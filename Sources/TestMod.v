==> flow/design.v <==
`timescale 1ns / 1ps
module newRead(clk, msg, out);
    input clk;
    input [7:0] msg;
    output reg out;
    reg [27:0] index = 28'b0;
    always @ (posedge clk)
        begin
            if(out == 1)
            begin
                index = index + 1;
                if(index == 268435455)
                begin
                    out = ~out;
                    index = 0;
                end
            end
            if(out == 0)
            begin
                if(msg == 8'b00000000)
                begin
                    out = ~out;
                end
            end
        end
endmodule
module splitter(clk, msg, out);
    input clk;
    input [15:0] msg;
    output reg [7:0] out;
    reg number = 0;
    always @ (posedge clk)
        begin
            if(number == 0)
                begin out <= msg[7:0]; end
            if(number == 1)
                begin out <= msg[15:8]; end
            number = ~number;
        end
endmodule
Tool chain data of newRead --
Tool output for the design above, in the order of the flow. Line numbers count from 1 in the design file above. Cell names lack the library's common part. Not given: -
Design: design top newRead, clock input clk, standard-cell library sky130hd, corner tt_025C_1v80

Elaborated design --
Yosys after proc, flatten, opt, wreduce and memory -nomap, before mapping. Enables and synchronous resets that opt folds into registers are not counted as muxes. Memory bits, and registers merged into a memory's read port (data or address), are not among the register bits. Print and check cells are not counted. Equal cells are merged and count once.
Word-level totals: register bits after elaboration 29, output and inout port bits 1
Cells by class: reduce/logical cells 1, bitwise gates (word level) 2, eq/ne operators 1, mux-type cells 3, add/sub/neg operators 1
Operators by type and width (count):
- adder 28 x 1 -> 28 bit with constant B | 1
- == test 28 bit with constant B | 1
- logical NOT 8 bit | 1
- 2-to-1 mux 1 bit | 3
- NOT 1 bit | 2

Logic depth --
Longest topological path by Yosys (ltp), each cell counted once; first at word level (registers and memories cut), then after technology mapping (sequential cells cut; the memories' decode and read muxes count).
Depth: word-level depth 6, ABC_AREA 0, gate-level depth with buffers 9

Synthesis result --
Source: synth_stat.txt of the flow (Yosys; design flattened, memories mapped). It holds for the ABC_AREA given above (unset counts as 0); a run with the other value may have another netlist. Totals and module areas in this step are rounded.
Cells by type:
- edfxtp_1 | count 28, total area 840.806 um^2
- xnor2_1 | count 15, total area 131.376 um^2
- nor2_1 | count 25, total area 93.84 um^2
- nand4_1 | count 12, total area 75.072 um^2
- nor4_1 | count 12, total area 75.072 um^2
- xor2_1 | count 8, total area 70.067 um^2
- nand3_1 | count 12, total area 60.058 um^2
- nor2_2 | count 8, total area 50.048 um^2
- buf_6 | count 3, total area 33.782 um^2
- nand2_1 | count 8, total area 30.029 um^2
- inv_1 | count 7, total area 26.275 um^2
- o311ai_0 | count 3, total area 26.275 um^2
- and3_1 | count 4, total area 25.024 um^2
- ha_1 | count 2, total area 25.024 um^2
- nor3_1 | count 5, total area 25.024 um^2
- nand4_4 | count 1, total area 21.27 um^2
- nor4_4 | count 1, total area 21.27 um^2
- dfxtp_1 | count 1, total area 20.019 um^2
Not listed: further types 20, cells in them 31.
Mapped netlist: sequential area 860.8 um^2, standard cells after synthesis 186, synthesis area 1864 um^2, flip-flops 29, buffers 8

Worst setup path after synthesis --
Path of least setup slack by OpenSTA after synthesis, without wires, with an ideal clock, recovery checks aside; 20% of the period is set as input and as output delay. Where synthesis merged equal registers, the netlist keeps one of their names.
Path after synthesis: path kind register to register, start point register index[0], end point register index[16], driving pins on the path 9, buffers on the path 1, period 3.71 ns, setup slack 0.846 ns, setup time 0.260 ns, arrival 2.604 ns, required time 3.450 ns, path delay 2.864 ns, synthesis period reached 2.864 ns
"path delay" is the arrival time less input delay plus setup time. "driving pins on the path": output pins that drive a net of the path, with the launching flip-flop's if there is one; two outputs of one cell count as two. "synthesis period reached" = period - worst setup slack (recovery checks aside). The figure is calculated, with input and output delays left at 20% of the set period. Between the ends stands the longest chain of elaborated cells between them, by number of cells; it is not shown to be the way that was timed. Of several equally long chains one is given. Each line given opens the expression or statement behind the cell; cells for indexed reads and writes are added by Yosys, which also makes memories of some case tables.
Between the ends, after synthesis: path through edfxtp_1 > ha_1 > nand4_1 > or4_1 > a222oi_1 > or4b_4 > nor4_4 > buf_6 > nor2_1, length of the longest elaborated chain 2
Ends and longest elaborated chain, after synthesis:
- from (decl) | line 6 | reg [27:0] index = 28'b0;
- from (assign) | line 11 | index = index + 1;
- from (assign) | line 15 | index = 0;
- adder 28 x 1 -> 28 bit | line 11
- == test 28 bit | line 12 | if(index == 268435455)
- to (assign) | line 11
- to (assign) | line 15
- to (decl) | line 6

Worst path after layout --
Path of least setup slack in the final report of entry A (OpenROAD, finished layout, wires in). Where an end is a register, its clock arrival counts in the times.
Path after layout: path kind register to register, start point register index[0], end point register index[15], period 1.69 ns, setup slack -1.05 ns, driving pins on the path 12, setup time 0.26 ns, required time 1.72 ns, arrival 2.76 ns, buffers on the path 4
Between the ends stands the longest chain of elaborated cells between them, by number of cells; it is not shown to be the way that was timed. Of several equally long chains one is given.
Between the ends, after layout: path through edfxtp_1 > ha_4 > nand4_1 > buf_4 > buf_6 > or3_1 > nor4_4 > xnor2_2 > nor4_4 > buf_6 > buf_12 > nor2_1, length of the longest elaborated chain 2
Ends and longest elaborated chain, after layout:
- from (decl) | line 6 | reg [27:0] index = 28'b0;
- from (assign) | line 11 | index = index + 1;
- from (assign) | line 15 | index = 0;
- adder 28 x 1 -> 28 bit | line 11
- == test 28 bit | line 12 | if(index == 268435455)
- to (assign) | line 11
- to (assign) | line 15
- to (decl) | line 6

# Flow runs of newRead

Settings and measured results of 2 stored flow runs for module newRead (sky130hd), not sorted in any way. The constraints put input and output delay at 20% of the set period each and load the outputs with 0.01 pF.
By "reached clock period" is meant the clock period of the run minus its worst setup slack. This is arithmetic on one report: input and output delays are still those of the set period (20% each).
Measured values are rounded.

* Entry A | settings: period_ns 1.69; CORE_UTILIZATION 41; SETUP_SLACK_MARGIN 0.02; PLACE_DENSITY_LB_ADDON 0.23; CORE_MARGIN 9; CELL_PAD_IN_SITES_GLOBAL_PLACEMENT 1; GPL_TIMING_DRIVEN 0; CTS_CLUSTER_DIAMETER 160; MAX_ROUTING_LAYER met4; CAP_MARGIN 20; SLEW_MARGIN 20 | results: setup slack of the worst path -1.047 ns; standard-cell area after layout 2500 um^2; netlist area reported by Yosys 1864 um^2; reached clock period 2.737 ns; die area 7298 um^2; total negative setup slack -28.44 ns; worst hold slack in the final report 0.697 ns
* Entry B | settings: period_ns 1.71; CORE_UTILIZATION 44; PLACE_DENSITY_LB_ADDON 0.17; CORE_MARGIN 6; CELL_PAD_IN_SITES_GLOBAL_PLACEMENT 3; GPL_TIMING_DRIVEN 0; GPL_ROUTABILITY_DRIVEN 0; CTS_CLUSTER_SIZE 93; CAP_MARGIN 0; SLEW_MARGIN 15; MIN_ROUTING_LAYER met2 | results: worst hold slack in the final report 0.702 ns; die area 5943 um^2; total negative setup slack -30.70 ns; setup slack of the worst path -1.123 ns; standard-cell area after layout 2542 um^2; reached clock period 2.833 ns; netlist area reported by Yosys 1864 um^2
